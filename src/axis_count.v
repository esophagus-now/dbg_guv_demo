==> flow/design.v <==
`timescale 1ns / 1ps
module axis_count (
    input wire clk,
    input wire rst,
    output wire [31:0] count_TDATA,
    output wire count_TVALID,
    input wire count_TREADY
);
    reg [31:0] cnt = 0;
    always @(posedge clk) begin
        if (count_TREADY) begin
            cnt <= cnt + 1;
        end
        if (rst) begin
            cnt <= 0;  
        end
    end
    assign count_TVALID = !rst;
    assign count_TDATA = cnt;
endmodule
Tool chain data of axis_count
The steps from the RTL of axis_count to its reports follow in flow order.
Lines are those of the file above, counted from 1.
Library cell names are shortened.
{"block": "design", "design": "axis_count", "clock_port": "clk", "library": "sky130hd", "lib_corner": "tt_025C_1v80"}

Word-level counts
Counts by Yosys on the flattened word-level netlist (proc, flatten, opt, wreduce; memories kept). Register bits leave out memories and registers merged into their read ports (data or address); mux counts leave out enables and synchronous resets folded into registers. Print and check cells are left out. Cells with the same type and inputs are merged into one.
{"block": "word_totals", "reg_bits": 32, "in_bits": 3, "elab_cells": 3}
{"block": "classes", "add_sub_neg": 1, "n_reduce_logical": 1}
{"block": "op_table", "cell": "32-bit by 1-bit adder with 32-bit output with constant B", "count": 1}
{"block": "op_table", "cell": "1-bit logical NOT", "count": 1}

Depth
Yosys ltp: most cells in a row. Word level: on the elaborated netlist, between registers, memories and ports. Mapped: between sequential cells and ports; inverters and the memories' decode and read muxes count.
{"block": "depth", "word_depth": 1, "ABC_AREA": 0, "mapped_depth": 7, "depth_no_buf": 5}

Mapped cells and area
The flow's flattened synthesis, as Yosys stat reports it; memories are mapped. The netlist is that of the ABC_AREA named above (0 if unset); the other value can give another one.
The area totals of this step are shown rounded.
{"block": "mapped", "cell_count": 182, "mapped_area_um2": 1570, "sequential_area_um2": 641, "ff_cells": 32, "n_buf": 12}
{"block": "types", "cell_type": "dfxtp_1", "count": 32, "type_area_um2": 640.614}
{"block": "types", "cell_type": "or4_1", "count": 13, "type_area_um2": 97.594}
{"block": "types", "cell_type": "a21oi_1", "count": 18, "type_area_um2": 90.086}
{"block": "types", "cell_type": "o31ai_1", "count": 12, "type_area_um2": 90.086}
{"block": "types", "cell_type": "xor2_1", "count": 8, "type_area_um2": 70.067}
{"block": "types", "cell_type": "nand4_1", "count": 10, "type_area_um2": 62.56}
{"block": "types", "cell_type": "nand2_1", "count": 13, "type_area_um2": 48.797}
{"block": "types", "cell_type": "nor2_1", "count": 13, "type_area_um2": 48.797}
{"block": "types", "cell_type": "nand3_1", "count": 9, "type_area_um2": 45.043}
{"block": "types", "cell_type": "and4_1", "count": 5, "type_area_um2": 43.792}
{"block": "types", "cell_type": "or3_1", "count": 6, "type_area_um2": 37.536}
{"block": "types", "cell_type": "and2_1", "count": 5, "type_area_um2": 31.28}
{"block": "types", "cell_type": "o21ai_0", "count": 6, "type_area_um2": 30.029}
{"block": "types", "cell_type": "clkbuf_1", "count": 7, "type_area_um2": 26.275}
{"block": "types", "cell_type": "xnor2_1", "count": 3, "type_area_um2": 26.275}
{"block": "types", "cell_type": "and3_1", "count": 4, "type_area_um2": 25.024}
{"block": "types", "cell_type": "buf_6", "count": 2, "type_area_um2": 22.522}
{"block": "types", "cell_type": "nand4_4", "count": 1, "type_area_um2": 21.27}
Not listed: further types 11, cells in them 15.

Timing after synthesis
Source: OpenSTA report_checks on the synthesized netlist (no wires, ideal clock, input and output delay 20% of the period each), path of least setup slack; recovery checks are left aside. Register names are those of the netlist, which keeps one name where synthesis merged equal registers.
{"block": "synth_path", "kind": "reg-to-reg", "from": "register cnt[0]", "to": "register cnt[20]", "period_ns": 2.22, "launch_ns": 0.000, "arrival_time_ns": 1.700, "required_ns": 2.150, "setup_slack_ns": 0.450, "delay_ns": 1.770, "path_stages": 7, "period_less_setup_slack_ns": 1.77}
"delay_ns" = arrival - input delay + setup time.
"path_stages": output pins that drive a net of the path, with the launching flip-flop's if there is one; two outputs of one cell count as two.
"period_less_setup_slack_ns" is the clock period less the worst setup slack; recovery checks do not enter. This is arithmetic on one report: input and output delays are still those of the set period (20% each).
Between the ends stands the longest chain of elaborated cells between them, by number of cells; it is not shown to be the way that was timed. Of several equally long chains one is given.
A line is the first line of the expression or statement that the cell stems from. Yosys adds cells for indexed reads and writes and turns some case tables into memories.
{"block": "synth_via", "cell_sequence": "dfxtp_1 ha_1 and3_1 buf_2 nand4_2 or4_1 a21oi_1", "elab_chain_len": 1, "cells_between": 1, "cone_lines": 1, "classes_between": "add/sub (1)"}
{"block": "synth_lines", "item": "from (decl)", "line": 9, "text": "reg [31:0] cnt = 0;"}
{"block": "synth_lines", "item": "from (assign)", "line": 12, "text": "cnt <= cnt + 1;"}
{"block": "synth_lines", "item": "from (assign)", "line": 15, "text": "cnt <= 0;"}
{"block": "synth_lines", "item": "32-bit by 1-bit adder with 32-bit output", "line": 12}
{"block": "synth_lines", "item": "to (assign)", "line": 12}
{"block": "synth_lines", "item": "to (assign)", "line": 15}
{"block": "synth_lines", "item": "to (decl)", "line": 9}

Timing after layout
From the final timing report of run A: the path of least setup slack in the routed layout; clock arrival at registers is part of the times.
{"block": "layout_path", "kind": "reg-to-reg", "from": "register cnt[0]", "to": "register cnt[20]", "period_ns": 2.67, "launch_ns": 0.32, "arrival_time_ns": 2.19, "required_ns": 2.93, "setup_slack_ns": 0.74, "path_stages": 7}
Between the ends stands the longest chain of elaborated cells between them, by number of cells; it is not shown to be the way that was timed. Of several equally long chains one is given.
{"block": "layout_via", "cell_sequence": "dfxtp_1 ha_1 and3_1 buf_2 nand4_2 or4_1 a21oi_1", "elab_chain_len": 1, "cells_between": 1, "cone_lines": 1, "classes_between": "add/sub (1)"}
{"block": "layout_lines", "item": "from (decl)", "line": 9, "text": "reg [31:0] cnt = 0;"}
{"block": "layout_lines", "item": "from (assign)", "line": 12, "text": "cnt <= cnt + 1;"}
{"block": "layout_lines", "item": "from (assign)", "line": 15, "text": "cnt <= 0;"}
{"block": "layout_lines", "item": "32-bit by 1-bit adder with 32-bit output", "line": 12}
{"block": "layout_lines", "item": "to (assign)", "line": 12}
{"block": "layout_lines", "item": "to (assign)", "line": 15}
{"block": "layout_lines", "item": "to (decl)", "line": 9}

Below are 2 stored runs of the flow (Yosys, OpenROAD; platform sky130hd) on axis_count, each with its settings and what was measured, unordered. Constraints: input delay and output delay 20% of the set period each, output load 0.01 pF.
"achieved_clock_period_ns": clock period set for the run, less the worst setup slack. It is reckoned from that one timing run; input and output delays stay at 20% of the period that was set.
"worst_path_allowed_less_slack_ns" = time allowed to the worst setup path (clock period - input delay - output delay, where it has them) - its slack; a late launch clock adds to it, a late capture clock takes from it.
"power_total_uw" is the tool's figure for a default switching activity; nothing was simulated.
Results are given in rounded form.

{"run": "run A", "settings": { "period_ns": 2.67, "CORE_UTILIZATION": 61, "SETUP_SLACK_MARGIN": 0.06, "PLACE_DENSITY": 0.74, "CORE_ASPECT_RATIO": 0.8, "GPL_TIMING_DRIVEN": 0, "GPL_ROUTABILITY_DRIVEN": 1, "CTS_CLUSTER_SIZE": 64, "CAP_MARGIN": 0, "SLEW_MARGIN": 40, "MIN_ROUTING_LAYER": "met1", "MAX_ROUTING_LAYER": "met5", "CORE_MARGIN": 2 }, "results": { "power_total_uw": 773, "ws_hold_ns": 0.490, "yosys_chip_area_um2": 1570, "finish.utilization_pct": 81.6, "fin_ws_ns": 0.744, "worst_path_allowed_less_slack_ns": 1.93, "critical_path_kind": "reg-to-reg", "die_um2": 3000, "setupTns_ns": 0.000, "post_route_stdcell_area_um2": 1990, "achieved_clock_period_ns": 1.926 }}
{"run": "run B", "settings": { "period_ns": 1.16, "CORE_UTILIZATION": 29, "SETUP_SLACK_MARGIN": -0.11, "PLACE_DENSITY_LB_ADDON": 0.26, "CORE_ASPECT_RATIO": 1.84, "CORE_MARGIN": 4, "CELL_PAD_IN_SITES_DETAIL_PLACEMENT": 1, "ABC_AREA": 1, "GPL_TIMING_DRIVEN": 0, "CTS_CLUSTER_SIZE": 74, "CTS_CLUSTER_DIAMETER": 368, "CAP_MARGIN": 5, "MIN_ROUTING_LAYER": "met1", "SLEW_MARGIN": 20 }, "results": { "ws_hold_ns": 0.238, "post_route_stdcell_area_um2": 2730, "finish.utilization_pct": 45.6, "fin_ws_ns": -0.200, "yosys_chip_area_um2": 1810, "worst_path_allowed_less_slack_ns": 1.36, "critical_path_kind": "reg-to-reg", "power_total_uw": 2160, "achieved_clock_period_ns": 1.360, "die_um2": 7630, "setupTns_ns": -4.22 }}
