==> flow/design.v <==
`timescale 1ns / 1ps
module bhand # (
    parameter DATA_WIDTH = 8,
    parameter RESET_TYPE = 1
) (
    input wire clk,
    input wire rst,
    input wire [DATA_WIDTH-1:0] idata,
    input wire idata_vld,
    output wire idata_rdy,
    output wire [DATA_WIDTH-1:0] odata,
    output wire odata_vld,
    input wire odata_rdy
);
    wire shift_in;
    assign shift_in = idata_vld && idata_rdy;
    wire shift_out;
    assign shift_out = odata_vld && odata_rdy;
    reg mem_vld = 0;
    reg [DATA_WIDTH-1:0] extra_mem = 0;
    reg extra_mem_vld = 0;
    wire extra_mem_rdy;
    assign extra_mem_rdy = (extra_mem_vld == 0);
    wire extra_mem_en;
    assign extra_mem_en = shift_in && mem_vld && !shift_out;
generate if (RESET_TYPE == 0) begin
    always @(posedge clk) begin
        if (extra_mem_en) begin
            extra_mem_vld <= 1;
        end else if (shift_out) begin
            extra_mem_vld <= 0;
        end
    end
end else if (RESET_TYPE == 1) begin
    always @(posedge clk) begin
        if (rst) begin
            extra_mem_vld <= 0;
        end else begin
            if (extra_mem_en) begin
                extra_mem_vld <= 1;
            end else if (shift_out) begin
                extra_mem_vld <= 0;
            end
        end
    end
end else if (RESET_TYPE == 2) begin
    always @(posedge clk) begin
        if (!rst) begin
            extra_mem_vld <= 0;
        end else begin
            if (extra_mem_en) begin
                extra_mem_vld <= 1;
            end else if (shift_out) begin
                extra_mem_vld <= 0;
            end
        end
    end
end endgenerate
    always @(posedge clk) begin
        if (extra_mem_en) begin
            extra_mem <= idata;
        end
    end
    reg [DATA_WIDTH-1:0] mem = 0;
    wire mem_rdy;
    assign mem_rdy = !mem_vld || (odata_vld && odata_rdy);
    wire mem_en;
    assign mem_en = mem_rdy && (idata_vld || extra_mem_vld);
generate if (RESET_TYPE == 0) begin
    always @(posedge clk) begin
        if (mem_en) begin
            mem_vld <= 1;
        end else if (shift_out) begin
            mem_vld <= 0;
        end
    end
end else if (RESET_TYPE == 1) begin
    always @(posedge clk) begin
        if (rst) begin
            mem_vld <= 0;
        end else begin
            if (mem_en) begin
                mem_vld <= 1;
            end else if (shift_out) begin
                mem_vld <= 0;
            end
        end
    end
end else if (RESET_TYPE == 2) begin
    always @(posedge clk) begin
        if (!rst) begin
            mem_vld <= 0;
        end else begin
            if (mem_en) begin
                mem_vld <= 1;
            end else if (shift_out) begin
                mem_vld <= 0;
            end
        end
    end
end endgenerate
    always @(posedge clk) begin
        if (mem_en) begin
            mem <= extra_mem_vld ? extra_mem : idata;
        end
    end
    assign idata_rdy = extra_mem_rdy;
    assign odata = mem;
    assign odata_vld = mem_vld;
endmodule
`timescale 1ns / 1ps
module collatz (
    input wire clk,
    input wire rst,
    input wire [31:0] num_TDATA,
    input wire num_TVALID,
    output wire num_TREADY,
    output wire [31:0] collatz_TDATA,
    output wire collatz_TVALID,
    input wire collatz_TREADY
);
    wire is_odd = num_TDATA[0];
    wire [32:0] two_n_plus_one = {num_TDATA, 1'b1};  
    wire [32:0] three_n_plus_one = (num_TDATA + two_n_plus_one);
    wire overflow = three_n_plus_one[32];
    wire [31:0] half_n = {1'b0, num_TDATA[31:1]};  
    wire [31:0] c_of_n = is_odd ? (overflow ? 0 : three_n_plus_one)
                         : half_n;
    bhand # (
        .DATA_WIDTH(32)
    ) buffered_handshake (
        .clk(clk),
        .rst(rst),
        .idata(c_of_n),
        .idata_vld(num_TVALID),
        .idata_rdy(num_TREADY),
        .odata(collatz_TDATA),
        .odata_vld(collatz_TVALID),
        .odata_rdy(collatz_TREADY)
    );
endmodule
# Step by step through the tools: collatz
# What the tools print for collatz, step after step.
# Line numbers count from 1 in the design file above.
# Library cell names are shortened.
# Not given: -
[setup]
top = "collatz"
clock = "clk"
library = "sky130hd"
pvt_corner = "tt_025C_1v80"

# Word-level counts
# Yosys after proc, flatten, opt, wreduce and memory -nomap, before mapping. Memory bits, and registers merged into a memory's read port (data or address), are not among the register bits. Print and check cells are not counted. Equal cells are merged and count once.
[classes]
n_logic = 1
add_sub_neg = 1
reduce_logical = 11
mux = 6
[op_table]
columns = ["operator", "count"]
rows = [
  ["32-bit two-way mux", 3],
  ["32-bit by 33-bit adder with 33-bit output", 1],
  ["1-bit logical AND", 5],
  ["2-bit nonzero test", 2],
  ["1-bit two-way mux", 3],
  ["1-bit logical OR", 2],
  ["1-bit zero test", 2],
  ["1-bit NOT", 1],
]
[bits]
output_inout_bits = 34
elab_cells = 23
regBits = 66
inputBits = 36

# Depth
# Depth = most cells in a row (Yosys ltp): at word level without a register or memory, in the mapped netlist without a sequential cell, where the memories' decode and read muxes count.
[depth]
depth_word = 5
ABC_AREA = 0
depth_mapped = 11
depth_no_buf = 10

# Mapped cells and area
# Yosys stat after the flow's synthesis: flattened, memories mapped to cells. It holds for the ABC_AREA given above (unset counts as 0); a run with the other value may have another netlist.
[synth_totals]
area_um2 = 4942.2
n_buf = 23
ffs = 66
cell_count = 449
seq_area_um2 = 1961.9
[by_type]
columns = ["cell_type", "count", "type_area_um2"]
rows = [
  ["edfxtp_1", 64, 1.92E+03],
  ["ha_1", 33, 412.896],
  ["o2bb2ai_2", 23, 345.331],
  ["mux2_4", 20, 300.288],
  ["a21oi_1", 33, 165.158],
  ["xor2_1", 16, 140.134],
  ["nand2_1", 28, 105.101],
  ["nor2_1", 28, 105.101],
  ["xnor2_1", 11, 96.342],
  ["o21ai_0", 19, 95.091],
  ["mux2_2", 7, 78.826],
  ["a21o_1", 10, 75.072],
  ["nand3_1", 14, 70.067],
  ["a211oi_1", 8, 60.058],
  ["clkbuf_1", 16, 60.058],
  ["inv_1", 14, 52.55],
  ["o31ai_1", 7, 52.55],
  ["nor3_1", 10, 50.048],
]
# Other cell types: 42; their cells: 88.
# By module: a second synthesis without flattening, with its own total; a netlist apart from the flattened one above.
[hier_totals]
cells_unflattened = 437
area_unflattened_um2 = 4873.4
# Each row is one instance without its submodules.
[modules]
columns = ["module", "instances", "mod_area_um2", "seq_area_um2", "n_cells"]
rows = [
  ["bhand (DATA_WIDTH=32)", 1, 2533.7, 1961.9, 110],
  ["collatz", 1, 2339.7, 0.0, 327],
]

# Path before layout
# Source: OpenSTA report_checks on the synthesized netlist (no wires, ideal clock, input and output delay 20% of the period each), path of least setup slack; recovery checks are left aside. Register names are those of the netlist, which keeps one name where synthesis merged equal registers.
[synth_path]
path_type = "input -> register"
startpoint = "input port collatz_TREADY"
endpoint = "register buffered_handshake.extra_mem[0]"
input_delay_ns = 0.718
driving_pins = 2
arrival_time_ns = 3.293
path_slack_ns = -0.171
setup_time_ns = 0.468
required_ns = 3.122
tclk_ns = 3.59
delay_ns = 3.043
launch_ns = 0.718
n_path_buf = 0
period_less_setup_slack_ns = 3.761
# "delay_ns" is the arrival time less input delay plus setup time.
# "driving_pins": output pins that drive a net of the path, with the launching flip-flop's if there is one; two outputs of one cell count as two.
# "period_less_setup_slack_ns" = period - worst setup slack (recovery checks aside). The figure is calculated, with input and output delays left at 20% of the set period.
# Between the ends stands the longest chain of elaborated cells between them, by number of cells; it is not shown to be the way that was timed. Of several equally long chains one is given.
# Each line given opens the expression or statement behind the cell; cells for indexed reads and writes are added by Yosys, which also makes memories of some case tables.
[synth_via]
cell_sequence = "nand2b_1 nor3b_1"
elab_chain_len = 3
cone_cells = 3
cone_classes = "reduce/logical: 3"
[synth_rtl]
columns = ["item", "line", "rtl"]
rows = [
  ["start, declared", 120, "input wire collatz_TREADY"],
  ["1-bit logical AND", 18, "assign shift_out = odata_vld && odata_rdy;"],
  ["1-bit zero test", 25, "assign extra_mem_en = shift_in && mem_vld && !shift_out;"],
  ["1-bit logical AND", 25, ""],
  ["end, assigned", 61, "extra_mem <= idata;"],
  ["end, declared", 20, "reg [DATA_WIDTH-1:0] extra_mem = 0;"],
]

# Worst path after layout
# Path of least setup slack in the final report of job 1 (OpenROAD, finished layout, wires in). Where an end is a register, its clock arrival counts in the times.
[layout_path]
path_type = "input -> register"
startpoint = "input port num_TDATA[21]"
endpoint = "register buffered_handshake.mem[30]"
path_slack_ns = 0.29
launch_ns = 0.80
arrival_time_ns = 3.77
tclk_ns = 3.99
required_ns = 4.06
input_delay_ns = 0.80
setup_time_ns = 0.25
n_path_buf = 3
driving_pins = 12
# Between the ends stands the longest chain of elaborated cells between them, by number of cells; it is not shown to be the way that was timed. Of several equally long chains one is given.
[layout_via]
cell_sequence = "clkdlybuf4s50_1 ha_1 buf_4 a21oi_1 o21ai_0 nand2b_1 a211o_1 o21ai_0 o31ai_4 buf_4 o32ai_2 mux2_2"
elab_chain_len = 4
cone_cells = 4
lines_between = 3
cone_classes = "add/sub: 1; mux: 3"
[layout_rtl]
columns = ["item", "line", "rtl"]
rows = [
  ["start, declared", 115, "input wire [31:0] num_TDATA,"],
  ["32-bit by 33-bit adder with 33-bit output", 124, "wire [32:0] three_n_plus_one = (num_TDATA + two_n_plus_one);"],
  ["32-bit two-way mux (2 in a row)", 127, "wire [31:0] c_of_n = is_odd ? (overflow ? 0 : three_n_plus_one)"],
  ["32-bit two-way mux", 104, "mem <= extra_mem_vld ? extra_mem : idata;"],
  ["end, assigned", 104, ""],
  ["end, declared", 64, "reg [DATA_WIDTH-1:0] mem = 0;"],
]
# Nets of the timed path that keep an RTL name, with a line that drives or declares them; the list need not be complete.
[layout_nets]
columns = ["signal", "line"]
rows = [
  ["buffered_handshake.idata[30]", 127],
]

FLOW RESULTS
============

Record of 2 stored runs of the RTL-to-layout flow on collatz, platform sky130hd. The runs are unordered. Constraints: input delay and output delay 20% of the set period each, output load 0.01 pF.
"period_less_ws_ns" is the run's clock period less its worst setup slack. It is reckoned from that one timing run; input and output delays stay at 20% of the period that was set.
"critical_path_time_ns" = time allowed to the worst setup path (clock period - input delay - output delay, where it has them) - its slack; a late launch clock adds to it, a late capture clock takes from it.

# job 1
==> flow/run.sh <==
#!/bin/bash
# the make line also repeats the synthesis and layout settings of config.mk as NAME=value (left out here)
make -C /OpenROAD-flow-scripts/flow DESIGN_CONFIG=/design/flow/config.mk WORK_HOME=/design/flow/orfs CLKGATE_MAP_FILE= finish
==> flow/config.mk <==
export PLATFORM = sky130hd
export DESIGN_NAME = collatz
export DESIGN_NICKNAME = collatz
export VERILOG_FILES = /design/flow/design.v
export SDC_FILE = /design/flow/constraint.sdc
export NUM_CORES = 4
export LEC_CHECK = 0
export CAP_MARGIN = 20
export CORE_MARGIN = 2
export CORE_UTILIZATION = 40
export SLEW_MARGIN = 20
==> flow/constraint.sdc <==
create_clock -name core_clock -period 3.99 [get_ports {clk}]
set_input_delay 0.7980 -clock core_clock [delete_from_list [all_inputs] [get_ports {clk}]]
set_output_delay 0.7980 -clock core_clock [all_outputs]
set_load 0.01 [all_outputs]

==> job 1: results <==
yosys.chip_area_um2=4942.2
die_footprint_um2=13260.7
post_route_stdcell_area_um2=6327.3
finalUtil_pct=52.7
worstSetupSlack_ns=0.285
period_less_ws_ns=3.705
critical_path_time_ns=2.91
critical_path_type="input -> register"

# job 2
==> flow/run.sh <==
#!/bin/bash
# the make line also repeats the synthesis and layout settings of config.mk as NAME=value (left out here)
make -C /OpenROAD-flow-scripts/flow DESIGN_CONFIG=/design/flow/config.mk WORK_HOME=/design/flow/orfs CLKGATE_MAP_FILE= finish
==> flow/config.mk <==
export PLATFORM = sky130hd
export DESIGN_NAME = collatz
export DESIGN_NICKNAME = collatz
export VERILOG_FILES = /design/flow/design.v
export SDC_FILE = /design/flow/constraint.sdc
export NUM_CORES = 4
export LEC_CHECK = 0
export CAP_MARGIN = 20
export CORE_MARGIN = 10
export CORE_UTILIZATION = 44
export CTS_CLUSTER_DIAMETER = 340
export CTS_CLUSTER_SIZE = 15
export HOLD_SLACK_MARGIN = 0.27
export MAX_ROUTING_LAYER = met4
export PLACE_DENSITY_LB_ADDON = 0.13
export SLEW_MARGIN = 20
==> flow/constraint.sdc <==
create_clock -name core_clock -period 4.54 [get_ports {clk}]
set_input_delay 0.9080 -clock core_clock [delete_from_list [all_inputs] [get_ports {clk}]]
set_output_delay 0.9080 -clock core_clock [all_outputs]
set_load 0.01 [all_outputs]

==> job 2: results <==
yosys.chip_area_um2=4942.2
die_footprint_um2=15871.0
post_route_stdcell_area_um2=6047.1
finalUtil_pct=55.3
worstSetupSlack_ns=0.633
period_less_ws_ns=3.907
critical_path_time_ns=3.00
critical_path_type="input -> register"
