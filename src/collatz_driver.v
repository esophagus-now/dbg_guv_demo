==> flow/design.v <==
`timescale 1ns / 1ps
module collatz_driver (
    input wire clk,
    input wire rst,
    input wire [31:0] count_TDATA,
    input wire count_TVALID,
    output wire count_TREADY,
    input wire [31:0] collatz_TDATA,
    input wire collatz_TVALID,
    output wire collatz_TREADY,
    output wire [31:0] num_TDATA,
    output reg num_TVALID,  
    input wire num_TREADY,
    output wire [31:0] sink_TDATA,
    output wire sink_TVALID,
    input wire sink_TREADY
);
    reg [1:0] state = 'd0;
    reg [31:0] traj_count = 0;
    reg traj_count_vld = 0;
    wire collatz_loop_done = (collatz_TDATA[31:1] == 0) && collatz_TVALID;
    wire collatz_loop_error = !collatz_TDATA[0];
    assign num_TDATA = (state == 'd1) ? collatz_TDATA : count_TDATA;
    always @(*) begin
        if (state == 'd0) begin
            num_TVALID = count_TVALID;
        end else if (state == 'd1) begin
            num_TVALID = collatz_TVALID && !collatz_loop_done; 
        end else begin
            num_TVALID = 1'b0;
        end
    end
    assign count_TREADY = (state == 'd0) && num_TREADY;
    assign collatz_TREADY = (state == 'd1);
    always @(posedge clk) begin
        case (state)
        'd0: begin
            state <= (count_TVALID && count_TREADY) ? 'd1 : 'd0;
        end
        'd1: begin
            state <= collatz_loop_done ? 'd2 : 'd1;
        end
        'd2: begin
            state <= sink_TREADY ? 'd0 : 'd2;
        end
        endcase
    end
    always @(posedge clk) begin
        if (state == 'd1) begin
            traj_count <= (collatz_loop_done && collatz_loop_error) ? 
                          32'h2BAD2BAD 
                          : traj_count +  (num_TVALID && num_TREADY);
            traj_count_vld <= collatz_loop_done;
        end else if (state == 'd2) begin
            traj_count <= sink_TREADY ? 1 : traj_count;  
            traj_count_vld <= sink_TREADY ? 0 : traj_count_vld;
        end else begin
            traj_count <= traj_count;
            traj_count_vld <= traj_count_vld;
        end
    end
    assign sink_TDATA = traj_count;
    assign sink_TVALID = traj_count_vld;
endmodule
# Tool chain data of collatz_driver
# What the tools print for collatz_driver, step after step.
# Lines are those of the file above, counted from 1.
# Operators carry their Yosys type and port widths (W data, S select, Z words).
# Library cell names are shortened.
# The mark - stands for no value.
dict set report design {
  top_module {collatz_driver}
  clock {clk}
  library {sky130hd}
  pvt_corner {tt_025C_1v80}
}

# After elaboration
# Yosys after proc, flatten, opt, wreduce and memory -nomap, before mapping. Memory bits, and registers merged into a memory's read port (data or address), are not among the register bits. Print and check cells are not counted. Equal cells are merged and count once.
dict set report bits {
  reg_bits 35
  in_bits 70
  word_cells 36
}
dict set report op_classes {
  add_sub_neg 1
  eq_ne 3
  muxes 14
  reduce_logical 15
}
# operator n
set op_table {}
lappend op_table {{$mux W32} 5}
lappend op_table {{$add A32 B1 Y32} 1}
lappend op_table {{$logic_not A31 Y1} 1}
lappend op_table {{$logic_and A1 B1 Y1} 6}
lappend op_table {{$pmux W2 S3} 1}
lappend op_table {{$mux W1} 6}
lappend op_table {{$reduce_and A2 Y1} 2}
lappend op_table {{$reduce_bool A2 Y1} 2}
lappend op_table {{$mux W2} 2}
lappend op_table {{$ne A3 B3 Y1 const B} 1}
lappend op_table {{$reduce_bool A3 Y1} 1}
lappend op_table {{$logic_not A1 Y1} 2}
lappend op_table {{$eq A2 B1 Y1 const B} 1}
lappend op_table {{$eq A2 B2 Y1 const B} 1}
lappend op_table {{$logic_not A2 Y1} 1}

# Depth
# Longest topological path by Yosys (ltp), each cell counted once; first at word level (registers and memories cut), then after technology mapping (sequential cells cut; the memories' decode and read muxes count).
dict set report logic_depth {
  word_depth 10
  abc_area 0
  mapped_depth 15
}

# Synthesis result
# The flow's flattened synthesis, as Yosys stat reports it; memories are mapped. The netlist is that of the ABC_AREA named above (0 if unset); the other value can give another one.
# Totals and module areas in this step are rounded.
dict set report mapped {
  stdcells 247
  synth_area_um2 2560
  seqArea_um2 1050
  ffs 35
  buf_cells 14
}
# type n area_total_um2
set types {}
lappend types {edfxtp_1 35 1.05E+03}
lappend types {mux2_2 32 360.346}
lappend types {o31a_1 16 140.134}
lappend types {o21a_1 13 97.594}
lappend types {nor4_1 14 87.584}
lappend types {nand4_1 13 81.328}
lappend types {ha_1 6 75.072}
lappend types {xnor2_1 7 61.309}
lappend types {or4_1 8 60.058}
lappend types {o31ai_1 7 52.55}
lappend types {a21oi_1 9 45.043}
lappend types {nand2_1 11 41.29}
lappend types {inv_1 10 37.536}
lappend types {nand3_1 7 35.034}
lappend types {nor3_1 7 35.034}
lappend types {nor2_1 9 33.782}
lappend types {and4_1 3 26.275}
lappend types {clkbuf_1 7 26.275}
# Not listed: further types 16, cells in them 33.

# Timing after synthesis
# Source: OpenSTA report_checks on the synthesized netlist (no wires, ideal clock, input and output delay 20% of the period each), path of least setup slack; recovery checks are left aside. Register names are those of the netlist, which keeps one name where synthesis merged equal registers.
dict set report synth_timing {
  path_kind {flip-flop to flip-flop}
  startpoint {register state[1]}
  endpoint {register traj_count[16]}
  period_ns 4.14
  setup_ns 0.259
  arrival_time_ns 3.131
  t_required_ns 3.881
  setup_slack_ns 0.750
  path_delay_ns 3.390
  stages 16
  period_less_setup_slack_ns 3.39
}
# "path_delay_ns" is the arrival time less input delay plus setup time.
# "stages": output pins that drive a net of the path, with the launching flip-flop's if there is one; two outputs of one cell count as two.
# "period_less_setup_slack_ns" is the clock period less the worst setup slack; recovery checks do not enter. This is arithmetic on one report: input and output delays are still those of the set period (20% each).
# The rows between start and end are the longest chain of elaborated cells between them; the timing report does not say that the signal goes this way. Where chains are equally long, one stands for them.
# Each line given opens the expression or statement behind the cell; cells for indexed reads and writes are added by Yosys, which also makes memories of some case tables.
# A register here has more assigning lines than the two given.
# The path ends at the data pin of a flip-flop with enable; ways to the enable are not counted.
dict set report synth_via {
  cell_sequence {edfxtp_1 inv_1 ha_1 clkbuf_1 nand2_1 nor2_1 o21ai_0 a21boi_0 ha_1 ha_1 nand4_2 or4_1 buf_2 buf_2 o21a_1 o31a_1}
  elab_chain_len 7
}
# element line_no
set synth_rtl {}
lappend synth_rtl {{start: declaration} 18} ;# reg [1:0] state = 'd0;
lappend synth_rtl {{start: assignment} 38} ;# state <= (count_TVALID && count_TREADY) ? 'd1 : 'd0;
lappend synth_rtl {{start: assignment} 41} ;# state <= collatz_loop_done ? 'd2 : 'd1;
lappend synth_rtl {{$eq A2 B1 Y1} 27} ;# end else if (state == 'd1) begin
lappend synth_rtl {{$mux W1} 27}
lappend synth_rtl {{$mux W1} 25} ;# if (state == 'd0) begin
lappend synth_rtl {{$logic_and A1 B1 Y1} 52} ;# : traj_count +  (num_TVALID && num_TREADY);
lappend synth_rtl {{$add A32 B1 Y32} 52}
lappend synth_rtl {{$mux W32} 50} ;# traj_count <= (collatz_loop_done && collatz_loop_error) ?
lappend synth_rtl {{$mux W32} 49} ;# if (state == 'd1) begin
lappend synth_rtl {{end: assignment} 50}
lappend synth_rtl {{end: assignment} 55} ;# traj_count <= sink_TREADY ? 1 : traj_count;
lappend synth_rtl {{end: declaration} 19} ;# reg [31:0] traj_count = 0;

# Path in the finished layout
# From the final timing report of flow run B: the path of least setup slack in the routed layout; clock arrival at registers is part of the times.
dict set report layout_timing {
  path_kind {input port to flip-flop}
  startpoint {input collatz_TDATA[21]}
  endpoint {register traj_count[18]}
  period_ns 5.34
  setup_ns 0.24
  arrival_time_ns 4.36
  t_required_ns 5.38
  setup_slack_ns 1.02
  stages 11
}
# The rows between start and end are the longest chain of elaborated cells between them; the timing report does not say that the signal goes this way. Where chains are equally long, one stands for them.
# A register here has more assigning lines than the two given.
dict set report layout_via {
  cell_sequence {clkdlybuf4s50_1 nor4_1 nand4_1 o21ai_0 a21boi_0 ha_1 ha_1 nand4_2 or4_1 o31a_1 o31a_1}
  elab_chain_len 10
}
# element line_no
set layout_rtl {}
lappend layout_rtl {{start: declaration} 8} ;# input wire [31:0] collatz_TDATA,
lappend layout_rtl {{$logic_not A31 Y1} 21} ;# wire collatz_loop_done = (collatz_TDATA[31:1] == 0) && collatz_TVALID;
lappend layout_rtl {{$logic_and A1 B1 Y1} 21}
lappend layout_rtl {{$logic_not A1 Y1} 28} ;# num_TVALID = collatz_TVALID && !collatz_loop_done;
lappend layout_rtl {{$logic_and A1 B1 Y1} 28}
lappend layout_rtl {{$mux W1} 27} ;# end else if (state == 'd1) begin
lappend layout_rtl {{$mux W1} 25} ;# if (state == 'd0) begin
lappend layout_rtl {{$logic_and A1 B1 Y1} 52} ;# : traj_count +  (num_TVALID && num_TREADY);
lappend layout_rtl {{$add A32 B1 Y32} 52}
lappend layout_rtl {{$mux W32} 50} ;# traj_count <= (collatz_loop_done && collatz_loop_error) ?
lappend layout_rtl {{$mux W32} 49} ;# if (state == 'd1) begin
lappend layout_rtl {{end: assignment} 50}
lappend layout_rtl {{end: assignment} 55} ;# traj_count <= sink_TREADY ? 1 : traj_count;
lappend layout_rtl {{end: declaration} 19} ;# reg [31:0] traj_count = 0;

# Settings and measured results of 2 stored flow runs for module collatz_driver (sky130hd), not sorted in any way. The constraints put input and output delay at 20% of the set period each and load the outputs with 0.01 pF.
# "timing.achieved_period_ns" means the clock period less the worst setup slack. The figure is calculated, with input and output delays left at 20% of the set period.
# "worst_path_time_ns" is the time allowed to the run's worst setup path (the clock period less input and output delay, where it has them) less its slack. Clock arrival times count: a late capture clock shortens it, a late launch clock lengthens it.
# "power_w" is the tool's figure for a default switching activity; nothing was simulated.
# Measured values are rounded.
run="flow run A" settings period_ns=5.22 CORE_UTILIZATION=72 SETUP_SLACK_MARGIN=0.19 PLACE_DENSITY=0.68 CORE_ASPECT_RATIO=0.62 GPL_TIMING_DRIVEN=1 GPL_ROUTABILITY_DRIVEN=1 CTS_CLUSTER_DIAMETER=178 CAP_MARGIN=10 SLEW_MARGIN=5 MAX_ROUTING_LAYER="met5" CORE_MARGIN=2
run="flow run A" outcome="unfinished; error GPL-0301 in placement"
run="flow run B" settings period_ns=5.34 CAP_MARGIN=20 CORE_MARGIN=2 CORE_UTILIZATION=40 SLEW_MARGIN=20
run="flow run B" results dieArea_um2=7060 fin_hold_ws_ns=0.671 synthesis_area_um2=2560 timing.achieved_period_ns=4.322 worst_path_time_ns=3.25 critical_path_type="input port to flip-flop" power_w=0.000841 setup_worst_slack_ns=1.02 final_stdcell_area_um2=4110 finalUtil_frac=0.654 setupTns_ns=0.000
